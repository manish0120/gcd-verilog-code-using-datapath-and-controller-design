==> flow/design.v <==
module GCD_datapath(lt,gt,eq,lda,ldb,sel1,sel2,data_in,selin,clk);
  input lda,ldb,sel1,sel2,selin,clk;
  input[15:0] data_in;
  output lt,gt,eq;
  wire[15:0] Aout,Bout,X,Y,bus,subout;
    PIPO A(Aout,lda,bus,clk);
    PIPO B(Bout,ldb,bus,clk);
    mux mux1(X,Aout,Bout,sel1);
    mux mux2(Y,Aout,Bout,sel2);
    mux mux3(bus,subout,data_in,selin);
    SUB S(subout,X,Y);
    COMP C(lt,gt,eq,Aout,Bout);
endmodule
module PIPO(dout,ld,din,clk);
  input[15:0] din;
  output reg[15:0] dout;
  input ld,clk;
    always@(posedge clk)
    if(ld)
    dout <= din;
endmodule
module mux(out,in0,in1,sel);
  input sel;
  input[15:0] in0,in1;
  output[15:0] out;
    assign out = (sel) ? in1:in0;
endmodule
module SUB(out,in1,in2);
  input[15:0] in1,in2;
  output reg[15:0] out;
    always@(*)
    out <= in1-in2;
endmodule
module COMP(lt,gt,eq,Aout,Bout);
  input[15:0] Aout,Bout;
  output lt,gt,eq;
    assign lt = Aout<Bout;
    assign gt = Aout>Bout;
    assign eq = Aout==Bout;
endmodule
* From RTL to reports: GCD_datapath *
Tool output for the design above, in the order of the flow.
Lines are those of the file above, counted from 1.
Operators: Yosys type, input widths -> output width; for muxes data width and select width s.
Library cell names are shortened.
A cell with -- has no value.

design
  top = GCD_datapath
  clock input = clk
  cell library = sky130hd
  timing corner = tt_025C_1v80

* Elaborated design *
Yosys after proc, flatten, opt, wreduce and memory -nomap, before mapping. Enables and synchronous resets that opt folds into registers are not counted as muxes. Memory bits, and registers merged into a memory's read port (data or address), are not among the register bits. Print and check cells are not counted. Equal cells are merged and count once.

word-level totals
  bits in registers = 32
  bits of input ports = 22
  output and inout bits = 3
  cells after elaboration = 9

cells by class
  $add $sub $neg = 1
  $lt $le $gt $ge = 2
  equality and inequality tests = 1
  multiplexer cells = 3

operators by type and width
  kind            number
  $mux 16         3
  $sub 16x16->16  1
  $gt 16x16->1    1
  $lt 16x16->1    1
  $eq 16x16->1    1

* Longest topological paths *
Yosys ltp: most cells in a row. Word level: on the elaborated netlist, between registers, memories and ports. Mapped: between sequential cells and ports; inverters and the memories' decode and read muxes count.

logic depth
  depth after elaboration = 3
  ABC_AREA = 0
  depth in mapped cells = 12
  depth with buffers taken out = 10

* Mapped cells and area *
Yosys stat after the flow's synthesis: flattened, memories mapped to cells. It holds for the ABC_AREA given above (unset counts as 0); a run with the other value may have another netlist.

synthesis totals
  mapped cells = 272
  cell area after synthesis = 2746.4 µm²
  area of sequential cells = 960.9 µm²
  mapped flip-flops = 32
  buffers = 10

cell types
  type       number  area in all (µm²)
  edfxtp_1   32      960.922
  ha_1       31      387.872
  mux2_2     15      168.912
  mux2i_1    16      160.154
  nand2_1    28      105.101
  o21ai_0    16      80.077
  inv_1      21      78.826
  a21oi_1    15      75.072
  xor2_1     5       43.792
  a211oi_1   5       37.536
  a21o_1     5       37.536
  nor2_1     10      37.536
  o31ai_1    4       30.029
  a2111oi_4  1       27.526
  clkbuf_8   2       27.526
  xnor2_1    3       26.275
  nand3_1    5       25.024
  nand4_1    4       25.024

Other cell types: 38; their cells: 54.
By module: a second synthesis without flattening, with its own total; a netlist apart from the flattened one above.

second synthesis, totals
  cells (unflattened synthesis) = 276
  area (unflattened synthesis) = 3078.0 µm²

Each row is one instance without its submodules.

modules
  module        times used  cells  area (µm²)  sequential area (µm²)
  PIPO          2           16     480.5       480.5
  SUB           1           132    957.2       0.0
  mux           3           18     249.0       0.0
  COMP          1           58     412.9       0.0
  GCD_datapath  1           0      0.0         0.0

* Path before layout *
OpenSTA on the mapped netlist: ideal clock, no wires. The path of least setup slack (recovery checks aside). Input and output delay are each 20% of the period. Register names are those of the netlist, which keeps one name where synthesis merged equal registers.

timing path post-synthesis
  kind = input-to-reg
  start = input sel1
  end = register A.dout[8]
  clock period = 4150 ps
  input delay = 830 ps
  library setup time = 276 ps
  launch time at the first pin = 830 ps
  data arrival time = 3259 ps
  required time = 3874 ps
  setup slack = 615 ps
  delay of the path = 2705 ps
  driving pins on the path = 11
  buffers on the path = 2
  synthesis period reached = 3535 ps

"delay of the path" = arrival - input delay + setup time.
"driving pins on the path" counts driving pins, that of a launching flip-flop among them; a cell with two outputs on the path counts twice.
"synthesis period reached" is the clock period less the worst setup slack; recovery checks do not enter. This is arithmetic on one report: input and output delays are still those of the set period (20% each).
The rows between start and end are the longest chain of elaborated cells between them; the timing report does not say that the signal goes this way. Where chains are equally long, one stands for them.
Each line given opens the expression or statement behind the cell; cells for indexed reads and writes are added by Yosys, which also makes memories of some case tables.

on the way, post-synthesis
  path through = clkbuf_1 > buf_1 > mux2i_1 > ha_1 > inv_1 > fa_1 > a211oi_1 > o21ai_1 > a21boi_0 > xor2_1 > o21ai_0
  length of the longest elaborated chain = 3
  elaborated cells on any way between the ends = 3
  RTL lines with such cells = 2
  classes of those cells = add/sub: 1; mux: 2

ends and longest elaborated chain, post-synthesis
  what                line  text
  start: declaration  2     input lda,ldb,sel1,sel2,selin,clk;
  $mux 16             26    assign out = (sel) ? in1:in0;
  $sub 16x16->16      32    out <= in1-in2;
  $mux 16             26
  end: assignment     20    dout <= din;
  end: declaration    16    output reg[15:0] dout;

* Timing after layout *
Path of least setup slack in the final report of run 1 (OpenROAD, finished layout, wires in). Where an end is a register, its clock arrival counts in the times.
The report prints the path's times to 10 ps; the period is as set.

timing path post-layout
  kind = reg-to-output
  start = register A.dout[13]
  end = output gt
  clock period = 3520 ps
  external output delay = 700 ps
  launch time at the first pin = 280 ps
  data arrival time = 2730 ps
  required time = 2820 ps
  setup slack = 90 ps
  driving pins on the path = 7
  buffers on the path = 1

The rows between start and end are the longest chain of elaborated cells between them; the timing report does not say that the signal goes this way. Where chains are equally long, one stands for them.

on the way, post-layout
  path through = edfxtp_1 > ha_1 > nand4_1 > or4_4 > or2_2 > o41a_1 > clkdlybuf4s50_1
  length of the longest elaborated chain = 1
  elaborated cells on any way between the ends = 1
  RTL lines with such cells = 1
  classes of those cells = compare: 1

ends and longest elaborated chain, post-layout
  what                line  text
  start: declaration  16    output reg[15:0] dout;
  start: assignment   20    dout <= din;
  $gt 16x16->1        38    assign gt = Aout>Bout;
  end: declaration    4     output lt,gt,eq;

Hand-over note for GCD_datapath

Top module GCD_datapath; platform sky130hd; tools Yosys and OpenROAD; 2 stored runs in no particular order. Input and output delays are each 20% of the period that was set; the output load is 0.01 pF.
"clock period reached" is the run's clock period less its worst setup slack. It is reckoned from that one timing run; input and output delays stay at 20% of the period that was set.
"total design power" is the tool's figure for a default switching activity; nothing was simulated.
A setting shown as -- is not set for that run.

setting or result                      run 1   run 2
period_ns                              3.52    2.97
CORE_UTILIZATION                       35      18
CAP_MARGIN                             20      5
CORE_MARGIN                            2       2
SLEW_MARGIN                            20      20
SETUP_SLACK_MARGIN                     --      -0.07
PLACE_DENSITY_LB_ADDON                 --      0.29
CORE_ASPECT_RATIO                      --      0.51
TNS_END_PERCENT                        --      50
ABC_AREA                               --      0
MIN_ROUTING_LAYER                      --      met2
MAX_ROUTING_LAYER                      --      met4
total design power (mW)                2.213   3.521
setup slack of the worst path (ps)     87      -19
sum of negative setup slack (ps)       0       -19
standard-cell area after layout (µm²)  3276.9  4027.6
clock period reached (ps)              3433    2989
die footprint (µm²)                    8571.1  16317.9
post-synthesis cell area (µm²)         2746.4  2746.4

End of note.
